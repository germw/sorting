==> flow/design.v <==
`timescale 1ns / 1ps
module sorting_cell(
    input clk,
    input rst,
    input en,
    input [31:0] prev_data,
    input prev_push,
    input prev_state,
    input [31:0] new_data,
    output reg [31:0] cell_data,
    output reg cell_push,
    output reg cell_state,
    output wire accept_new
    );
    parameter EMPTY = 1'b0;
    parameter OCCUPIED = 1'b1;
    assign accept_new = (new_data[19:12] > cell_data[19:12])
    || ((new_data[19:12] == cell_data[19:12]) && (new_data[11:0] > cell_data[11:0]));
    wire [3:0] data_priority;
    assign data_priority = {accept_new,prev_push,cell_state,prev_state}; 
    always @(posedge clk,posedge rst)
    begin
        if(rst)
            cell_push <= 1'b0;
        else if(en)
        begin
             if((accept_new || prev_push) && (cell_state == OCCUPIED))
             cell_push <= 1'b1;
             else
             cell_push <=1'b0;
        end
    end
    always @(posedge clk, posedge rst)
    begin
        if (rst)
            cell_state <= EMPTY;
        else if (en)
        begin
            case(cell_state)
                EMPTY:
                    begin
                    if(prev_push) cell_state <= OCCUPIED;
                    else if(prev_state && accept_new) cell_state <= OCCUPIED;
                    else cell_state <= EMPTY;
                    end
                OCCUPIED:
                    cell_state <= OCCUPIED;
            endcase
        end
    end
    always @(posedge clk, posedge rst)
    begin
        if(rst)
            cell_data <= 32'b0;
        else if (en) 
        begin
            casez(data_priority)
                4'b?1?? : cell_data <= prev_data;
                4'b101? : cell_data <= new_data;
                4'b?001 : cell_data <= new_data;
                default : cell_data <= cell_data;
            endcase
        end
        else cell_data <= cell_data;
    end
endmodule
# --- Step by step through the tools: sorting_cell ---
# The steps from the RTL of sorting_cell to its reports follow in flow order.
# Lines are those of the file above, counted from 1.
# Cell names lack the library's common part.
design:
  design: "sorting_cell"
  clk_port: "clk"
  library: "sky130hd"
  corner: "tt_025C_1v80"

# --- Word-level counts ---
# Yosys after proc, flatten, opt, wreduce and memory -nomap, before mapping. Memory bits, and registers merged into a memory's read port (data or address), are not among the register bits. Print and check cells are not counted. Equal cells are merged and count once.
word_totals:
  register_bits: 34
  in_bits: 69
  elab_cells: 22
classes:
  cmp: 2
  equal: 3
  mux: 5
  bitwise: 1
  reduce_and_logical: 8
ops:
  columns: ["operator", "count"]
  rows:
  - ["case mux 32 bit (select 2 bit)", 1]
  - ["> comparator 12 bit", 1]
  - ["> comparator 8 bit", 1]
  - ["== test 8 bit", 1]
  - ["logical AND 1 bit", 3]
  - ["== test 3 x 1 -> 1 bit with constant B", 1]
  - ["== test 3 bit with constant B", 1]
  - ["two-way mux 1 bit", 3]
  - ["logical OR 1 bit", 2]
  - ["AND reduction 2 bit", 1]
  - ["nonzero test 2 bit", 1]
  - ["OR reduction 2 bit", 1]
  - ["case mux 1 bit (select 2 bit)", 1]
  - ["inverter 1 bit", 1]

# --- Depth ---
# Depth = most cells in a row (Yosys ltp): at word level without a register or memory, in the mapped netlist without a sequential cell, where the memories' decode and read muxes count.
depth:
  depth_word: 7
  abc_area: 0
  mapped_depth: 9

# --- Mapped cells and area ---
# The flow's flattened synthesis, as Yosys stat reports it; memories are mapped. The netlist is that of the ABC_AREA named above (0 if unset); the other value can give another one.
types:
  columns: ["type", "count"]
  rows:
  - ["dfrtp_1", 34]
  - ["o221a_1", 29]
  - ["ha_1", 20]
  - ["nor2_1", 64]
  - ["o22ai_1", 32]
  - ["inv_1", 25]
  - ["buf_6", 6]
  - ["a21oi_1", 7]
  - ["clkbuf_1", 9]
  - ["nand2_1", 6]
  - ["a31oi_4", 1]
  - ["o31ai_4", 1]
  - ["o221a_4", 1]
  - ["nand4_1", 3]
  - ["nor2b_1", 3]
  - ["a21oi_2", 2]
  - ["and4_1", 2]
  - ["o311ai_0", 2]
# Not listed: further types 19, cells in them 24.
synth_totals:
  mapped_cells: 271
  mapped_area_um2: 2451.1
  sequential_area_um2: 850.8
  ff_cells: 34
  buf_cells: 16

# --- Timing after synthesis ---
# Source: OpenSTA report_checks on the synthesized netlist (no wires, ideal clock, input and output delay 20% of the period each), path of least setup slack; recovery checks are left aside. Register names are those of the netlist, which keeps one name where synthesis merged equal registers.
synth_path:
  path_kind: "flip-flop to flip-flop"
  startpoint: "register cell_data[7]"
  endpoint: "register cell_state"
  clock_period_ns: 2.06
  t_first_pin_ns: 0.000
  t_arrival_ns: 1.988
  required_ns: 1.934
  path_slack_ns: -0.054
  delay_ns: 2.114
  driving_pins: 9
  period_less_setup_slack_ns: 2.114
# "delay_ns" = arrival - input delay + setup time.
# "driving_pins" counts driving pins, that of a launching flip-flop among them; a cell with two outputs on the path counts twice.
# "period_less_setup_slack_ns" is the clock period less the worst setup slack; recovery checks do not enter. This is arithmetic on one report: input and output delays are still those of the set period (20% each).
# Between the ends stands the longest chain of elaborated cells between them, by number of cells; it is not shown to be the way that was timed. Of several equally long chains one is given.
# Each line given opens the expression or statement behind the cell; cells for indexed reads and writes are added by Yosys, which also makes memories of some case tables.
# A register here has more assigning lines than the two given.
synth_between:
  path_cell_list: "dfrtp_1 > inv_1 > ha_1 > a21oi_2 > o21ai_1 > a21o_1 > o31ai_4 > nand2_1 > a311o_1"
  elab_chain_len: 7
  cells_between: 7
  cone_lines: 5
  cone_classes: "compare (1); mux (3); reduce/logical (3)"
synth_rtl:
  columns: ["element", "line", "rtl"]
  rows:
  - ["start: declaration", 10, "output reg [31:0] cell_data,"]
  - ["start: assignment", 58, "4'b?1?? : cell_data <= prev_data;"]
  - ["start: assignment", 59, "4'b101? : cell_data <= new_data;"]
  - ["> comparator 12 bit", 18, "|| ((new_data[19:12] == cell_data[19:12]) && (new_data[11:0] > cell_data[11:0]));"]
  - ["logical AND 1 bit", 18, null]
  - ["logical OR 1 bit", 17, "assign accept_new = (new_data[19:12] > cell_data[19:12])"]
  - ["logical AND 1 bit", 43, "else if(prev_state && accept_new) cell_state <= OCCUPIED;"]
  - ["two-way mux 1 bit", 43, null]
  - ["two-way mux 1 bit", 42, "if(prev_push) cell_state <= OCCUPIED;"]
  - ["case mux 1 bit (select 2 bit)", 39, "case(cell_state)"]
  - ["end: assignment", 36, "cell_state <= EMPTY;"]
  - ["end: assignment", 42, null]
  - ["end: declaration", 12, "output reg cell_state,"]
# Nets of the timed path that keep an RTL name, with a line that drives or declares them; the list need not be complete.
synth_nets:
  columns: ["signal", "line"]
  rows:
  - ["accept_new", 17]

# --- Timing after layout ---
# From the final timing report of run 1: the path of least setup slack in the routed layout; clock arrival at registers is part of the times.
layout_path:
  path_kind: "input port to output port"
  startpoint: "input port new_data[17]"
  endpoint: "output port accept_new"
  clock_period_ns: 2.78
  in_delay_ns: 0.56
  output_delay_ns: 0.56
  t_first_pin_ns: 0.56
  t_arrival_ns: 2.15
  required_ns: 2.22
  path_slack_ns: 0.07
  driving_pins: 8
# Between the ends stands the longest chain of elaborated cells between them, by number of cells; it is not shown to be the way that was timed. Of several equally long chains one is given.
layout_between:
  path_cell_list: "clkdlybuf4s50_1 > ha_4 > nand4_1 > nor2_2 > a21oi_1 > a31oi_2 > nand2_2 > buf_6"
  elab_chain_len: 3
  cells_between: 4
  cone_lines: 2
  cone_classes: "compare (1); eq/ne (1); reduce/logical (2)"
layout_rtl:
  columns: ["element", "line", "rtl"]
  rows:
  - ["start: declaration", 9, "input [31:0] new_data,"]
  - ["== test 8 bit", 18, "|| ((new_data[19:12] == cell_data[19:12]) && (new_data[11:0] > cell_data[11:0]));"]
  - ["logical AND 1 bit", 18, null]
  - ["logical OR 1 bit", 17, "assign accept_new = (new_data[19:12] > cell_data[19:12])"]
  - ["end: declaration", 13, "output wire accept_new"]

# Design sorting_cell on sky130hd. What follows are 2 stored runs of the flow, each under its own settings; their order means nothing. The constraints put input and output delay at 20% of the set period each and load the outputs with 0.01 pF.
# "achievedPeriod_ns": clock period set for the run, less the worst setup slack. It is reckoned from that one timing run; input and output delays stay at 20% of the period that was set.
# By "worst_path_time_ns" is meant the share of the clock period that the worst setup path is allowed (20% is reserved at inputs, 20% at outputs), minus its slack. Clock arrival times at its registers enter into it.
# By "design_power_uw" is meant OpenSTA's value without simulated activity: inputs other than the clock are taken to toggle once in ten clock periods, and the tool carries that through the logic.
runs:
  - name: "run 1"
    settings:
      period_ns: 2.78
      CORE_UTILIZATION: 19
      HOLD_SLACK_MARGIN: 0.2
      CORE_ASPECT_RATIO: 1.37
      CORE_MARGIN: 8
      ABC_AREA: 0
      GPL_TIMING_DRIVEN: 0
      GPL_ROUTABILITY_DRIVEN: 0
      CTS_CLUSTER_DIAMETER: 321
      MAX_ROUTING_LAYER: "met4"
      CAP_MARGIN: 20
      SLEW_MARGIN: 20
    results:
      finalUtil_pct: 31.9
      design.die.area_um2: 16836.2
      worstSetupSlack_ns: 0.069
      design_power_uw: 3285
      achievedPeriod_ns: 2.711
      stdcell_area_um2: 4025.1
      worst_path_time_ns: 1.60
      critical_path_type: "input port to output port"
      ys_area_um2: 2451.1
  - name: "run 2"
    settings:
      period_ns: 1.85
      CORE_UTILIZATION: 43
      PLACE_DENSITY: 0.35
      CORE_MARGIN: 10
      CELL_PAD_IN_SITES_DETAIL_PLACEMENT: 2
      TNS_END_PERCENT: 40
      ABC_AREA: 1
      GPL_ROUTABILITY_DRIVEN: 1
      CTS_CLUSTER_SIZE: 74
      CTS_CLUSTER_DIAMETER: 69
      CAP_MARGIN: 20
      SLEW_MARGIN: 20
    outcome: "no final report: placement broke off with DPL-0033"
